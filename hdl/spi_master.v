==> flow/design.v <==
`timescale 1ns / 1ps
module spi_master #(
    parameter CLOCKS_PER_SPI_BIT     = 4,        
    parameter SPI_CS_INACTIVE_CLOCKS = 4        
)(
    input wire       i_clk,
    input wire       i_rst,
    input wire       i_config_slave,     
    input wire [2:0] i_slave_select,     
    input wire [3:0] i_config_data,
    input wire       i_tx_data_valid,    
    input wire [7:0] i_tx_data_byte,
    output reg       o_tx_ready,         
    output reg       o_rx_data_valid,
    output reg [7:0] o_rx_data_byte,
    output reg       o_spi_sclk,
    output reg [7:0] o_spi_cs,
    output reg [7:0] o_spi_mosi,
    input wire [7:0] i_spi_miso
);
reg [3:0] config_regs [7:0];  
always @(posedge i_clk) begin   
    if(i_config_slave && o_tx_ready) begin
        config_regs[i_slave_select] <= i_config_data;
    end
end
reg [7:0] r_tx_data_byte   = 8'b00000000;
reg [2:0] r_slave_selected = 3'b000;
always @(posedge i_clk) begin  
    if(i_tx_data_valid && o_tx_ready) begin
        r_tx_data_byte   <= i_tx_data_byte;
        r_slave_selected <= i_slave_select;
    end
end
wire cpol, cpha, lsb_first, cs_pol;
assign cpol      = config_regs[r_slave_selected][3];  
assign cpha      = config_regs[r_slave_selected][2];  
assign lsb_first = config_regs[r_slave_selected][1];  
assign cs_pol    = config_regs[r_slave_selected][0];  
localparam IDLE     = 2'b00;
localparam INACTIVE = 2'b01;
localparam TX       = 2'b10;
reg [1:0] state     = IDLE;
reg [$clog2(CLOCKS_PER_SPI_BIT)-1:0] r_clk_cnt = 0;
reg [4:0] r_byte_edges = 0;
reg r_leading_edge     = 1'b0;
reg r_trailing_edge    = 1'b0;
reg r_spi_clock_start  = 1'b0;  
reg r_spi_clk          = 1'b0;
reg r_spi_clk_running   = 1'b0;
always @(posedge i_clk or posedge i_rst) begin
    if(i_rst) begin
        r_byte_edges     <= 0;
        r_clk_cnt        <= 0;
        r_leading_edge   <= 1'b0;
        r_trailing_edge  <= 1'b0;
        r_spi_clk        <= 1'b0;
        r_spi_clk_running <= 1'b0;
    end else begin
        r_leading_edge   <= 1'b0;
        r_trailing_edge  <= 1'b0;
        r_spi_clk_running <= 1'b0;
        if(r_spi_clock_start) begin
            r_byte_edges      <= 16;  
            r_spi_clk         <= cpol;
            r_spi_clk_running <= 1'b1;
        end else if(r_byte_edges > 0) begin
            r_spi_clk_running <= 1'b1;
            if(r_clk_cnt == CLOCKS_PER_SPI_BIT-1) begin
                r_byte_edges     <= r_byte_edges - 1;
                r_trailing_edge  <= 1'b1;
                r_clk_cnt        <= 0;
                r_spi_clk        <= ~r_spi_clk;
            end else if(r_clk_cnt == CLOCKS_PER_SPI_BIT/2-1) begin
                r_byte_edges    <= r_byte_edges - 1;
                r_leading_edge  <= 1'b1;
                r_clk_cnt       <= r_clk_cnt + 1;
                r_spi_clk       <= ~r_spi_clk;
            end else begin
                r_clk_cnt <= r_clk_cnt + 1;
            end
        end
    end
end
reg [$clog2(SPI_CS_INACTIVE_CLOCKS+1)-1:0] r_inactive_cnt = 0;
reg [2:0] r_tx_bit_cnt = 0;
reg [2:0] r_rx_bit_cnt = 0;
always @(posedge i_clk or posedge i_rst) begin
    if(i_rst) begin
        state             <= IDLE;
        r_inactive_cnt    <= 0;
        r_spi_clock_start <= 1'b0;
        r_tx_bit_cnt      <= 0;
        r_rx_bit_cnt      <= 0;
        o_rx_data_valid   <= 1'b0;
        o_rx_data_byte    <= 8'b00000000;
        o_spi_mosi        <= 8'b00000000;
    end else begin
        case(state)
            IDLE: begin
                o_rx_data_valid <= 1'b0;
                o_spi_mosi <= 8'b00000000;
                if(i_tx_data_valid && o_tx_ready) begin
                    state <= INACTIVE;
                    r_inactive_cnt <= r_inactive_cnt + 1;
                end
            end
            INACTIVE: begin
                r_inactive_cnt <= r_inactive_cnt + 1;
                if(r_inactive_cnt == SPI_CS_INACTIVE_CLOCKS) begin
                    state <= TX;
                    r_spi_clock_start <= 1'b1;
                    r_inactive_cnt <= 0;
                    if(lsb_first) begin
                        o_spi_mosi[r_slave_selected] <= r_tx_data_byte[0];
                        r_tx_bit_cnt <= 1;
                        r_rx_bit_cnt <= 0;
                    end else begin
                        o_spi_mosi[r_slave_selected] <= r_tx_data_byte[7];
                        r_tx_bit_cnt <= 6;
                        r_rx_bit_cnt <= 7;
                    end
                end
            end
            TX: begin
                r_spi_clock_start <= 1'b0;
                if(~r_spi_clk_running && ~r_spi_clock_start) begin
                    state <= IDLE;
                    o_rx_data_valid <= 1'b1;
                end
                if((r_leading_edge && cpha) || (r_trailing_edge && ~cpha)) begin
                    o_spi_mosi[r_slave_selected] <= r_tx_data_byte[r_tx_bit_cnt];
                    if(lsb_first) begin
                        r_tx_bit_cnt <= r_tx_bit_cnt + 1;
                        r_rx_bit_cnt <= r_rx_bit_cnt + 1;
                    end else begin
                        r_tx_bit_cnt <= r_tx_bit_cnt - 1;
                        r_rx_bit_cnt <= r_rx_bit_cnt - 1;
                    end
                end else if((r_leading_edge && ~cpha) || (r_trailing_edge && cpha)) begin
                    o_rx_data_byte[r_rx_bit_cnt] <= i_spi_miso[r_slave_selected];
                end
            end
            default: state <= IDLE;
        endcase
    end
end
always @(*) begin
    o_spi_cs   = {~config_regs[7][0], ~config_regs[6][0], ~config_regs[5][0], ~config_regs[4][0], 
                  ~config_regs[3][0], ~config_regs[2][0], ~config_regs[1][0], ~config_regs[0][0]};
    o_spi_sclk = config_regs[i_slave_select][3];
    o_tx_ready =  1'b1;
    if(state == TX) begin
        o_spi_cs[r_slave_selected] = cs_pol;
        o_spi_sclk = r_spi_clk;
        o_tx_ready =  1'b0;
    end else if(state == INACTIVE) begin
        o_spi_sclk = cpol;
        o_tx_ready =  1'b0;
    end
end
endmodule
# Reports on spi_master
# The steps from the RTL of spi_master to its reports follow in flow order.
# Line numbers count from 1 in the design file above.
# Operators: Yosys type, input widths -> output width; for muxes data width and select width s.
# Cell names lack the library's common part.
# The mark -- stands for no value.
# inputs
top,spi_master
clk_port,i_clk
library,sky130hd
pvt_corner,tt_025C_1v80

# Word level
# Counts by Yosys on the flattened word-level netlist (proc, flatten, opt, wreduce; memories kept). Register bits leave out memories and registers merged into their read ports (data or address). Print and check cells are left out. Cells with the same type and inputs are merged into one.
# Yosys's memory passes give these memory sizes; they may raise the number of words (mostly to a power of two), join words into wider ones and drop unused or constant bits.
# bits
ff_bits,51
mem_count,1
ramBits,32
in_bits,27
# op_classes
n_mux,51
add_sub_neg,9
shifts,9
reduce_and_logical,25
eq_ne,9
bitwise,23
cmp,1
# memory_table
name,size,width,line,rtl
config_regs,8,4,21,reg [3:0] config_regs [7:0];
# ops
op,n
$shift 1x4->8,5
$or 8x8->8,5
$mux 3,11
$mux 8,4
$and 8x8->8,3
$pmux 8 s3,1
$mux 1,20
$mux 5,4
$pmux 3 s2,3
$shift 1x4->8 const A,2
$shiftx 8x3->1,2
$not 8->8,2
$not 1->1,13
$reduce_and 3->1,4
$reduce_and 2->1,5
$add 3x1->3 const B,3
$ne 2x2->1 const B,4
$reduce_bool 2->1,4
$neg 3->4,2
$mux 2,4
$logic_and 1x1->1,7
$sub 3x1->3 const B,2
$reduce_bool 3->1,2
$pmux 2 s3,1
$sub 5x1->5 const B,1
$gt 5x1->1 const B,1
$eq 2x1->1 const B,2
$eq 2x2->1 const B,2
# Not listed: further kinds 6, cells in them 8.

# Longest topological paths
# Longest topological path by Yosys (ltp), each cell counted once; first at word level (registers and memories cut), then after technology mapping (sequential cells cut; the memories' decode and read muxes count).
# logic_depth
depth_word,8
abc_area,1
depth_mapped,12
ltp_nobuf,11

# Mapped cells and area
# The flow's flattened synthesis, as Yosys stat reports it; memories are mapped. The netlist is that of the ABC_AREA named above (0 if unset); the other value can give another one.
# Totals and module areas in this step are rounded.
# types
type,n,type_area_um2
edfxtp_1,43,1.29E+03
dfrtp_1,40,1000.96
nand2_1,120,450.432
inv_1,57,213.955
ha_1,17,212.704
o21ai_0,38,190.182
nor2_1,47,176.419
o21ai_1,28,140.134
nand3_1,26,130.125
a21oi_1,17,85.082
fa_1,2,40.038
nor2_8,2,40.038
o31ai_1,5,37.536
nand4_1,5,31.28
o22ai_1,5,31.28
o21bai_1,4,30.029
nor3_1,5,25.024
a31oi_4,1,21.27
# Not listed: further types 23, cells in them 37.
# synth_totals
buffers,8
mapped_area_um2,4410
mapped_cells,499
seq_area_um2,2290
ffs,83

# Timing after synthesis
# Source: OpenSTA report_checks on the synthesized netlist (no wires, ideal clock, input and output delay 20% of the period each), path of least setup slack; recovery checks are left aside. Register names are those of the netlist, which keeps one name where synthesis merged equal registers.
# synth_path
path_kind,reg-to-output
startpoint,register r_slave_selected[0]
endpoint,output o_spi_cs[6]
out_delay_ps,906
arrival_ps,1746
path_delay_ps,1746
t_first_pin_ps,0
clock_period_ps,4530
path_stages,9
setup_slack_ps,1878
n_path_buf,1
period_less_setup_slack_ps,2652
# "path_delay_ps" = arrival - input delay + setup time.
# A path that ends at an output port has no setup time.
# "path_stages" counts driving pins, that of a launching flip-flop among them; a cell with two outputs on the path counts twice.
# "period_less_setup_slack_ps" = period - worst setup slack (recovery checks aside). The figure is calculated, with input and output delays left at 20% of the set period.
# Between the ends stands the longest chain of elaborated cells between them, by number of cells; it is not shown to be the way that was timed. Of several equally long chains one is given.
# Each line given opens the expression or statement behind the cell; cells for indexed reads and writes are added by Yosys, which also makes memories of some case tables.
# synth_between
cell_sequence,edfxtp_1 -> inv_1 -> buf_4 -> ha_1 -> inv_1 -> nor3_1 -> nand2_1 -> o31ai_1 -> inv_1
elab_chain_cells,6
# synth_lines
item,line,rtl
start: declaration,28,reg [2:0] r_slave_selected = 3'b000;
start: assignment,32,r_slave_selected <= i_slave_select;
$neg 3->4,154,o_spi_cs[r_slave_selected] = cs_pol;
$shift 1x4->8,154,
$not 8->8,154,
$and 8x8->8,154,
$or 8x8->8,154,
$mux 8,153,if(state == TX) begin
end: declaration,17,"output reg [7:0] o_spi_cs,"

# Timing after layout
# From the final timing report of run 1: the path of least setup slack in the routed layout; clock arrival at registers is part of the times.
# The path's times are printed in steps of 10 ps; the period is the one set.
# layout_path
path_kind,reg-to-output
startpoint,register r_slave_selected[0]
endpoint,output o_spi_cs[5]
path_stages,10
arrival_ps,1930
out_delay_ps,340
t_first_pin_ps,340
n_path_buf,2
clock_period_ps,1720
setup_slack_ps,-560
# Between the ends stands the longest chain of elaborated cells between them, by number of cells; it is not shown to be the way that was timed. Of several equally long chains one is given.
# layout_between
cell_sequence,edfxtp_1 -> buf_6 -> a21oi_4 -> o21ai_2 -> o21ai_1 -> nor2_2 -> a31oi_4 -> nand3_2 -> o22ai_2 -> buf_2
elab_chain_cells,6
# layout_lines
item,line,rtl
start: declaration,28,reg [2:0] r_slave_selected = 3'b000;
start: assignment,32,r_slave_selected <= i_slave_select;
$neg 3->4,154,o_spi_cs[r_slave_selected] = cs_pol;
$shift 1x4->8,154,
$not 8->8,154,
$and 8x8->8,154,
$or 8x8->8,154,
$mux 8,153,if(state == TX) begin
end: declaration,17,"output reg [7:0] o_spi_cs,"

# Record of 2 stored runs of the RTL-to-layout flow on spi_master, platform sky130hd. The runs are unordered. Constraints: input delay and output delay 20% of the set period each, output load 0.01 pF.
# "period_reached_ps": clock period set for the run, less the worst setup slack. It is reckoned from that one timing run; input and output delays stay at 20% of the period that was set.
# "critical_path_time_ps" = time allowed to the worst setup path (clock period - input delay - output delay, where it has them) - its slack; a late launch clock adds to it, a late capture clock takes from it.
# "total_power_w" rests on the timing tool's default activity at the inputs, not on a simulated workload.
# "critical_path_time_ps" is known to 10 ps.
# Measured values are rounded.
# A setting shown as -- is not set for that run.
run,period_ns,CORE_UTILIZATION,SETUP_SLACK_MARGIN,PLACE_DENSITY,CORE_ASPECT_RATIO,TNS_END_PERCENT,ABC_AREA,SLEW_MARGIN,CAP_MARGIN,CORE_MARGIN,PLACE_DENSITY_LB_ADDON,CELL_PAD_IN_SITES_DETAIL_PLACEMENT,GPL_TIMING_DRIVEN,CTS_CLUSTER_SIZE,MAX_ROUTING_LAYER,layout_stdcell_area_um2,total_power_w,critical_path_time_ps,worstPathKind,fin_tns_ps,setup_ws_ps,utilization_pct,period_reached_ps,synth_chip_area_um2,design.die.area_um2
run 1,1.72,50,0.01,0.57,1.63,10,1,25,20,2,--,--,--,--,--,6350,0.0102,1930,reg-to-output,-12400,-558,74.3,2278,4410,9610
run 2,4.09,19,--,--,1.86,--,--,20,20,2,0.03,0,1,95,met4,5690,0.00378,2210,input-to-output,0,248,24.7,3842,4430,24600
